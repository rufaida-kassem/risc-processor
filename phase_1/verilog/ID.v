==> flow/design.v <==
module ID #(parameter width = 16) (
  enable,ldm,
    instruction, RW_sig_out, aluSrc_sig, MemWR_sig, MemR_sig, RW_Sig_in, Reg_data, aluOp_sig, op1, R_op2, I_op2, RW_Out_addr, RW_In_addr, clk, rst
  );
  input enable;
  input clk, rst;
  input [width - 1 : 0] instruction;
  wire [2 : 0] read_addr1, read_addr2;    
  output [15 : 0] op1, R_op2, I_op2;
  output [2 : 0] RW_Out_addr;   
  input [2 : 0] RW_In_addr;
  wire [4:0] opCode;
  output wire [4:0] aluOp_sig;
  output wire RW_sig_out, aluSrc_sig, MemWR_sig, MemR_sig ;   
  input RW_Sig_in;
  input [15:0] Reg_data;
  output ldm;
    RegFile_memo 
    RegFile_memo_dut (
      .read_enable (read_enable ),
      .write_enable ( RW_Sig_in ),
      .clk ( clk ),
      .rst ( rst ),
      .write_data (Reg_data ),
      .read_data1 (op1 ),
      .read_data2 (R_op2 ),
      .read_addr1 (read_addr1 ),
      .read_addr2 (read_addr2 ),
      .write_addr  ( RW_In_addr)
    );
  controlUnit
    controlUnit_dut (
      .enable(enable),
      .opCode (opCode ),
      .aluOp (aluOp_sig ),
      .RegWR (RW_sig_out ),
      .MemR (MemR_sig ),
      .MemWR (MemWR_sig ),
      .aluSrc  ( aluSrc_sig),
      .ldm(ldm)
    );
  assign opCode = instruction  [width - 1 : width - 5];
  assign read_addr1 = instruction[width - 6 : width - 8];
  assign read_addr2 = instruction[width - 9 : width - 11];
  assign read_enable = 1'b1;
  assign RW_Out_addr = instruction[width - 9 : width - 11];   
  assign I_op2 = instruction[width - 1 : 0];
endmodule
module RegFile_memo #(parameter N = 16) (read_enable,write_enable, read_data1, read_data2, write_data, clk,rst, read_addr1, read_addr2, write_addr);
  input read_enable, write_enable, clk, rst;
  input [N-1:0] write_data;
  output reg [N-1:0]read_data1;
  output reg [N-1:0]read_data2;
  input[2:0] read_addr1;
  input[2:0] read_addr2;
  input[2:0] write_addr;
  integer i;
  reg[N-1:0]arr_regs[7:0];
  always @(negedge clk, posedge rst)
  begin
    if(rst)
    begin
      for(i = 0; i < 8; i=i+1)
      begin
        arr_regs[i] = 0; 
      end
    end
    else if(write_enable)
    begin
      arr_regs[write_addr] = write_data;
    end
  end
  always @(posedge clk, posedge rst)
  begin
    if(rst)
    begin
      read_data1= 'bz;
    end
    else if(read_enable)
    begin
      read_data1 = arr_regs[read_addr1];
      read_data2 = arr_regs[read_addr2];
    end
    else
    begin
      read_data1 = 'bz;
      read_data2 = 'bz;
    end
  end
endmodule
module controlUnit (
    input enable,
    input[4:0] opCode,
    output[4:0] aluOp,
    output RegWR, MemR, MemWR, aluSrc, ldm
  );
  assign aluSrc = ~opCode[4] & ~opCode[3] & ~opCode[2] & ~opCode[1] & opCode[0];
  assign MemR = 1'b0;
  assign ldm = (enable == 1'b1) ? aluSrc : 1'b0;
  assign aluOp = opCode;
  assign MemWR = ~opCode[4] & ~opCode[3] & ~opCode[2] & opCode[1] & ~opCode[0];
  assign RegWR = ~opCode[4] & ~opCode[3] & (opCode[2] & ~opCode[1] & ~opCode[0] | ~opCode[2] & opCode[0]);
endmodule
# [Reports on ID]
# Tool output for the design above, in the order of the flow.
# Lines are those of the file above, counted from 1.
# A cell with - has no value.
[setup] design="ID" clk_port="clk" lib="sky130hd" lib_corner="tt_025C_1v80"

# [After elaboration]
# Yosys after proc, flatten, opt, wreduce and memory -nomap, before mapping. Print and check cells are not counted. Equal cells are merged and count once.
[bits] reg_bits=160 input_bits=39 out_inout_bits=61 elab_cells=85
[op_classes] n_eq=21 muxes=11 bitwise=24 n_reduce_logical=19
[op_table] op="parallel mux 16 bit (select 8 bit)" count=2
[op_table] op="two-way mux 16 bit" count=8
[op_table] op="OR reduction 7 bit" count=8
[op_table] op="equality test 3 bit (second input constant)" count=12
[op_table] op="equality test 3 x 2 -> 1 bit (second input constant)" count=6
[op_table] op="AND reduction 2 bit" count=8
[op_table] op="NOT 1 bit" count=13
[op_table] op="AND 1 bit" count=10
[op_table] op="equality test 3 x 1 -> 1 bit (second input constant)" count=3
[op_table] op="zero test 3 bit" count=3
[op_table] op="bitwise OR 1 bit" count=1
[op_table] op="two-way mux 1 bit" count=1

# [Logic depth]
# Depth = most cells in a row (Yosys ltp): at word level without a register or memory, in the mapped netlist without a sequential cell, where the memories' decode and read muxes count.
[depth] ltp_word=6 abc_area=0 depth_mapped=7

# [After synthesis]
# Source: synth_stat.txt of the flow (Yosys; design flattened, memories mapped). It holds for the ABC_AREA given above (unset counts as 0); a run with the other value may have another netlist.
[synth_totals] cells=670 synth_area_mm2=0.0082029 seqArea_mm2=0.0040839 flip_flops=160 buf_cells=73
[types] cell="sky130_fd_sc_hd__dfrtn_1" count=128 area_total_um2=3.2E+03
[types] cell="sky130_fd_sc_hd__mux2_2" count=126 area_total_um2=1.42E+03
[types] cell="sky130_fd_sc_hd__edfxtp_1" count=16 area_total_um2=480.461
[types] cell="sky130_fd_sc_hd__dfrtp_1" count=16 area_total_um2=400.384
[types] cell="sky130_fd_sc_hd__mux2i_1" count=34 area_total_um2=340.326
[types] cell="sky130_fd_sc_hd__buf_4" count=34 area_total_um2=255.245
[types] cell="sky130_fd_sc_hd__a22o_1" count=28 area_total_um2=245.235
[types] cell="sky130_fd_sc_hd__nor2_1" count=59 area_total_um2=221.462
[types] cell="sky130_fd_sc_hd__a221oi_1" count=22 area_total_um2=192.685
[types] cell="sky130_fd_sc_hd__mux2_4" count=12 area_total_um2=180.173
[types] cell="sky130_fd_sc_hd__a22oi_1" count=15 area_total_um2=112.608
[types] cell="sky130_fd_sc_hd__a211o_1" count=12 area_total_um2=105.101
[types] cell="sky130_fd_sc_hd__a21oi_1" count=20 area_total_um2=100.096
[types] cell="sky130_fd_sc_hd__buf_2" count=19 area_total_um2=95.091
[types] cell="sky130_fd_sc_hd__nand2_1" count=20 area_total_um2=75.072
[types] cell="sky130_fd_sc_hd__o21ai_0" count=14 area_total_um2=70.067
[types] cell="sky130_fd_sc_hd__buf_6" count=6 area_total_um2=67.565
[types] cell="sky130_fd_sc_hd__inv_1" count=16 area_total_um2=60.058
# Not listed: further types 31, cells in them 73.
# The figures by module come from a second, unflattened synthesis with its own total; it is not the netlist above.
[unflattened] cells_unflattened=694 hier_area_mm2=0.0082717
# Rows give one instance, submodules left out.
[by_module] mod="RegFile_memo" instances=1 cells=658 mod_area_mm2=0.0080114 seq_area_mm2=0.0040839
[by_module] mod="ID" instances=1 cells=20 mod_area_mm2=0.0001464 seq_area_mm2=0
[by_module] mod="controlUnit" instances=1 cells=16 mod_area_mm2=0.0001139 seq_area_mm2=0

--- measured runs ---
Top module ID; platform sky130hd; tools Yosys and OpenROAD; 2 stored runs in no particular order. Input and output delays are each 20% of the period that was set; the output load is 0.01 pF.

[flow] job 1: files
==> flow/run.sh <==
#!/bin/bash
# the make line also repeats the synthesis and layout settings of config.mk as NAME=value (left out here)
make -C /OpenROAD-flow-scripts/flow DESIGN_CONFIG=/design/flow/config.mk WORK_HOME=/design/flow/orfs CLKGATE_MAP_FILE= finish
==> flow/config.mk <==
export PLATFORM = sky130hd
export DESIGN_NAME = ID
export DESIGN_NICKNAME = ID
export VERILOG_FILES = /design/flow/design.v
export SDC_FILE = /design/flow/constraint.sdc
export NUM_CORES = 4
export LEC_CHECK = 0
export ABC_AREA = 0
export CAP_MARGIN = 0
export CORE_ASPECT_RATIO = 0.65
export CORE_MARGIN = 2
export CORE_UTILIZATION = 20
export GPL_ROUTABILITY_DRIVEN = 1
export GPL_TIMING_DRIVEN = 0
export MAX_ROUTING_LAYER = met4
export PLACE_DENSITY = 0.8
export SETUP_SLACK_MARGIN = 1.74
export SLEW_MARGIN = 25
==> flow/constraint.sdc <==
create_clock -name core_clock -period 7.01 [get_ports {clk}]
set_input_delay 1.4020 -clock core_clock [delete_from_list [all_inputs] [get_ports {clk}]]
set_output_delay 1.4020 -clock core_clock [all_outputs]
set_load 0.01 [all_outputs]

[flow] job 1: metrics
[metrics] final_util_pct = 29.1
[metrics] dieArea_mm2 = 0.0426877
[metrics] ws_setup_ns = 1.221
[metrics] synth_area_mm2 = 0.0082029

[flow] job 2: files
==> flow/run.sh <==
#!/bin/bash
# the make line also repeats the synthesis and layout settings of config.mk as NAME=value (left out here)
make -C /OpenROAD-flow-scripts/flow DESIGN_CONFIG=/design/flow/config.mk WORK_HOME=/design/flow/orfs CLKGATE_MAP_FILE= finish
==> flow/config.mk <==
export PLATFORM = sky130hd
export DESIGN_NAME = ID
export DESIGN_NICKNAME = ID
export VERILOG_FILES = /design/flow/design.v
export SDC_FILE = /design/flow/constraint.sdc
export NUM_CORES = 4
export LEC_CHECK = 0
export ABC_AREA = 0
export CAP_MARGIN = 20
export CELL_PAD_IN_SITES_DETAIL_PLACEMENT = 1
export CORE_MARGIN = 8
export CORE_UTILIZATION = 28
export CTS_CLUSTER_DIAMETER = 219
export GPL_ROUTABILITY_DRIVEN = 0
export MAX_ROUTING_LAYER = met4
export MIN_ROUTING_LAYER = met2
export PLACE_DENSITY_LB_ADDON = 0.1
export SETUP_SLACK_MARGIN = 0.59
export SLEW_MARGIN = 20
export TNS_END_PERCENT = 35
==> flow/constraint.sdc <==
create_clock -name core_clock -period 3.11 [get_ports {clk}]
set_input_delay 0.6220 -clock core_clock [delete_from_list [all_inputs] [get_ports {clk}]]
set_output_delay 0.6220 -clock core_clock [all_outputs]
set_load 0.01 [all_outputs]

[flow] job 2: metrics
[metrics] final_util_pct = 39.3
[metrics] dieArea_mm2 = 0.0350289
[metrics] ws_setup_ns = -0.009
[metrics] synth_area_mm2 = 0.0082029
--- end ---
