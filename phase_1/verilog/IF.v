==> flow/design.v <==
module pcCircuit #(parameter addressWidth = 32) (
    enable, rst, addR
  );
  input enable, rst;
  output reg [addressWidth - 1 : 0] addR;   
  reg [addressWidth - 1 : 0] pc;
  always @(posedge enable , posedge rst)
  begin
    if(rst)
    begin
      pc <= 32'h20;    
    end
    else if (enable == 1'b1)
    begin
      pc <= pc + 1;   
      addR <= pc;     
    end
  end
endmodule
module IF (
    clk, rst, instruction, pc, enable
  );
  input clk, rst, enable;
  output [31:0] pc;
  wire [31:0] pc_internal;
  output [15:0] instruction;
  assign pc_internal [31:20] = 0;
  Memory #( .addBusWidth(20), .width(16), .instrORdata(1) )
    instructions_memory  (
      .clk (clk ),
      .rst ( rst ),
      .memR ( 1'b1 ),     
      .addR (pc_internal[19:0]),   
      .dataR  (instruction),   
      .memWR ( 1'b0 ),    
      .dataWR (16'b0),    
      .addWR (20'b0)      
    );
    pcCircuit
    pcCircuit_dut (
      .enable (enable ),
      .rst ( rst ),
      .addR  ( pc_internal)   
    );
    assign pc = pc_internal;
endmodule
---- From RTL to reports: pcCircuit ----
What the tools print for pcCircuit, step after step.
Lines are those of the file above, counted from 1.
Operators carry their Yosys type and port widths (W data, S select, Z words).
Cell names lack the library's common part.
A cell with n/a has no value.
set-up
  top module .............................. pcCircuit
  clock input ............................. enable
  cell library ............................ sky130hd
  library corner .......................... tt_025C_1v80

---- Word level ----
Counts by Yosys on the flattened word-level netlist (proc, flatten, opt, wreduce; memories kept). Register bits leave out memories and registers merged into their read ports (data or address); mux counts leave out enables and synchronous resets folded into registers. Print and check cells are left out. Cells with the same type and inputs are merged into one.
bit counts
  bits of input ports ..................... 2
  cells after elaboration ................. 3
  flip-flop bits (word level) ............. 64
  output and inout bits ................... 32
operators by class
  add/sub/neg operators ................... 1
operator list
  kind                     number
  $add A32 B1 Y32 const B  1

---- Longest topological paths ----
Yosys ltp: most cells in a row. Word level: on the elaborated netlist, between registers, memories and ports. Mapped: between sequential cells and ports; inverters and the memories' decode and read muxes count.
logic depth
  depth in word-level cells ............... 1
  ABC_AREA ................................ 0
  depth in mapped cells ................... 5
  gate-level depth less buffers ........... 5

---- Netlist ----
Source: synth_stat.txt of the flow (Yosys; design flattened, memories mapped). It holds for the ABC_AREA given above (unset counts as 0); a run with the other value may have another netlist.
synthesis totals
  buffers ................................. 4
  flip-flops .............................. 64
  sequential part of the area ............. 1762.9 µm²
  mapped cells ............................ 161
  cell area after synthesis ............... 2451.1 µm²
cell types
  type      number  area in all (µm²)
  edfxtp_1  32      960.922
  dfrtp_1   31      775.744
  xor2_1    19      166.41
  xnor2_1   11      96.342
  nand3_1   10      50.048
  nor4_2    4       50.048
  and4_1    5       43.792
  nor4_1    6       37.536
  nand3_4   2       35.034
  nand2_1   9       33.782
  and3_1    5       31.28
  dfstp_2   1       26.275
  nand4_1   4       25.024
  nor3_1    4       20.019
  inv_1     5       18.768
  buf_2     3       15.014
  nor2_1    4       15.014
  ha_1      1       12.512
Not listed: further types 5, cells in them 5.

---- Path before layout ----
Source: OpenSTA report_checks on the synthesized netlist (no wires, ideal clock, input and output delay 20% of the period each), path of least setup slack; recovery checks are left aside. Register names are those of the netlist, which keeps one name where synthesis merged equal registers.
timing post-synthesis
  path type ............................... input -> register
  start ................................... input port rst
  end ..................................... register addR[0]
  external input delay .................... 0.452 ns
  time at the first pin ................... 0.452 ns
  data required time ...................... 1.840 ns
  buffers on the path ..................... 0
  setup slack ............................. 0.107 ns
  library setup time ...................... 0.420 ns
  period .................................. 2.26 ns
  stages .................................. 1
  delay of the path ....................... 1.702 ns
  data arrival time ....................... 1.734 ns
  period reached after synthesis .......... 2.153 ns
"delay of the path" = arrival - input delay + setup time.
"stages" counts driving pins, that of a launching flip-flop among them; a cell with two outputs on the path counts twice.
"period reached after synthesis" = period - worst setup slack (recovery checks aside). The figure is calculated, with input and output delays left at 20% of the set period.
between the ends, post-synthesis
  path through ............................ inv_1
  cells in the longest elaborated chain ... 0
  elaborated cells between the ends (all ways) .. 0
  source lines of those cells ............. 0
ends and longest elaborated chain, post-synthesis
  element      line  RTL
  from (decl)  4     input enable, rst;
  to (assign)  16    addR <= pc;
  to (decl)    5     output reg [addressWidth - 1 : 0] addR;

---- Path in the finished layout ----
From the final timing report of run 1: the path of least setup slack in the routed layout; clock arrival at registers is part of the times.
timing after layout
  path type ............................... input -> register
  start ................................... input port rst
  end ..................................... register addR[10]
  period .................................. 3.81 ns
  library setup time ...................... 0.50 ns
  data required time ...................... 3.63 ns
  time at the first pin ................... 0.76 ns
  setup slack ............................. 1.74 ns
  data arrival time ....................... 1.89 ns
  stages .................................. 2
  external input delay .................... 0.76 ns
  buffers on the path ..................... 1
between the ends, after layout
  path through ............................ clkdlybuf4s50_1 > clkinv_2
  cells in the longest elaborated chain ... 0
  elaborated cells between the ends (all ways) .. 0
  source lines of those cells ............. 0
ends and longest elaborated chain, after layout
  element      line  RTL
  from (decl)  4     input enable, rst;
  to (assign)  16    addR <= pc;
  to (decl)    5     output reg [addressWidth - 1 : 0] addR;

==> results <==
Measured data: module pcCircuit, platform sky130hd, 2 stored runs of the flow under differing settings, order arbitrary. Input and output delays are each 20% of the period that was set; the output load is 0.01 pF.
By "clock period achieved" is meant the clock period of the run minus its worst setup slack. This is arithmetic on one report: input and output delays are still those of the set period (20% each).
"critical path time": the worst setup path's part of the clock period (all of it between registers, 20% less for each end at a port) less its slack. A launch clock that arrives late makes it longer, a capture clock that arrives late makes it shorter.
"power consumption" is the tool's figure for a default switching activity; nothing was simulated.

---- run 1 ----
settings
  period_ns = 3.81
  CAP_MARGIN = 20
  CORE_MARGIN = 2
  CORE_UTILIZATION = 40
  SLEW_MARGIN = 20
results
  utilization after layout ................ 51.2 %
  area of the standard cells in the finished layout .. 3034.2 µm²
  setup total negative slack .............. 0.000 ns
  clock period achieved ................... 2.068 ns
  critical path time ...................... 1.31 ns
  worst setup path type ................... input -> register
  power consumption ....................... 1.263 mW
  die area ................................ 6770.0 µm²
  chip area in the Yosys report ........... 2451.1 µm²
  worst-case hold slack ................... 0.460 ns
  worst setup slack after layout .......... 1.742 ns

---- run 2 ----
settings
  period_ns = 1.79
  CORE_UTILIZATION = 59
  CORE_ASPECT_RATIO = 1.62
  CELL_PAD_IN_SITES_GLOBAL_PLACEMENT = 3
  GPL_ROUTABILITY_DRIVEN = 1
  CTS_CLUSTER_DIAMETER = 108
  CAP_MARGIN = 20
  CORE_MARGIN = 2
  SLEW_MARGIN = 20
results
  did not finish, placement stopped with GPL-0301
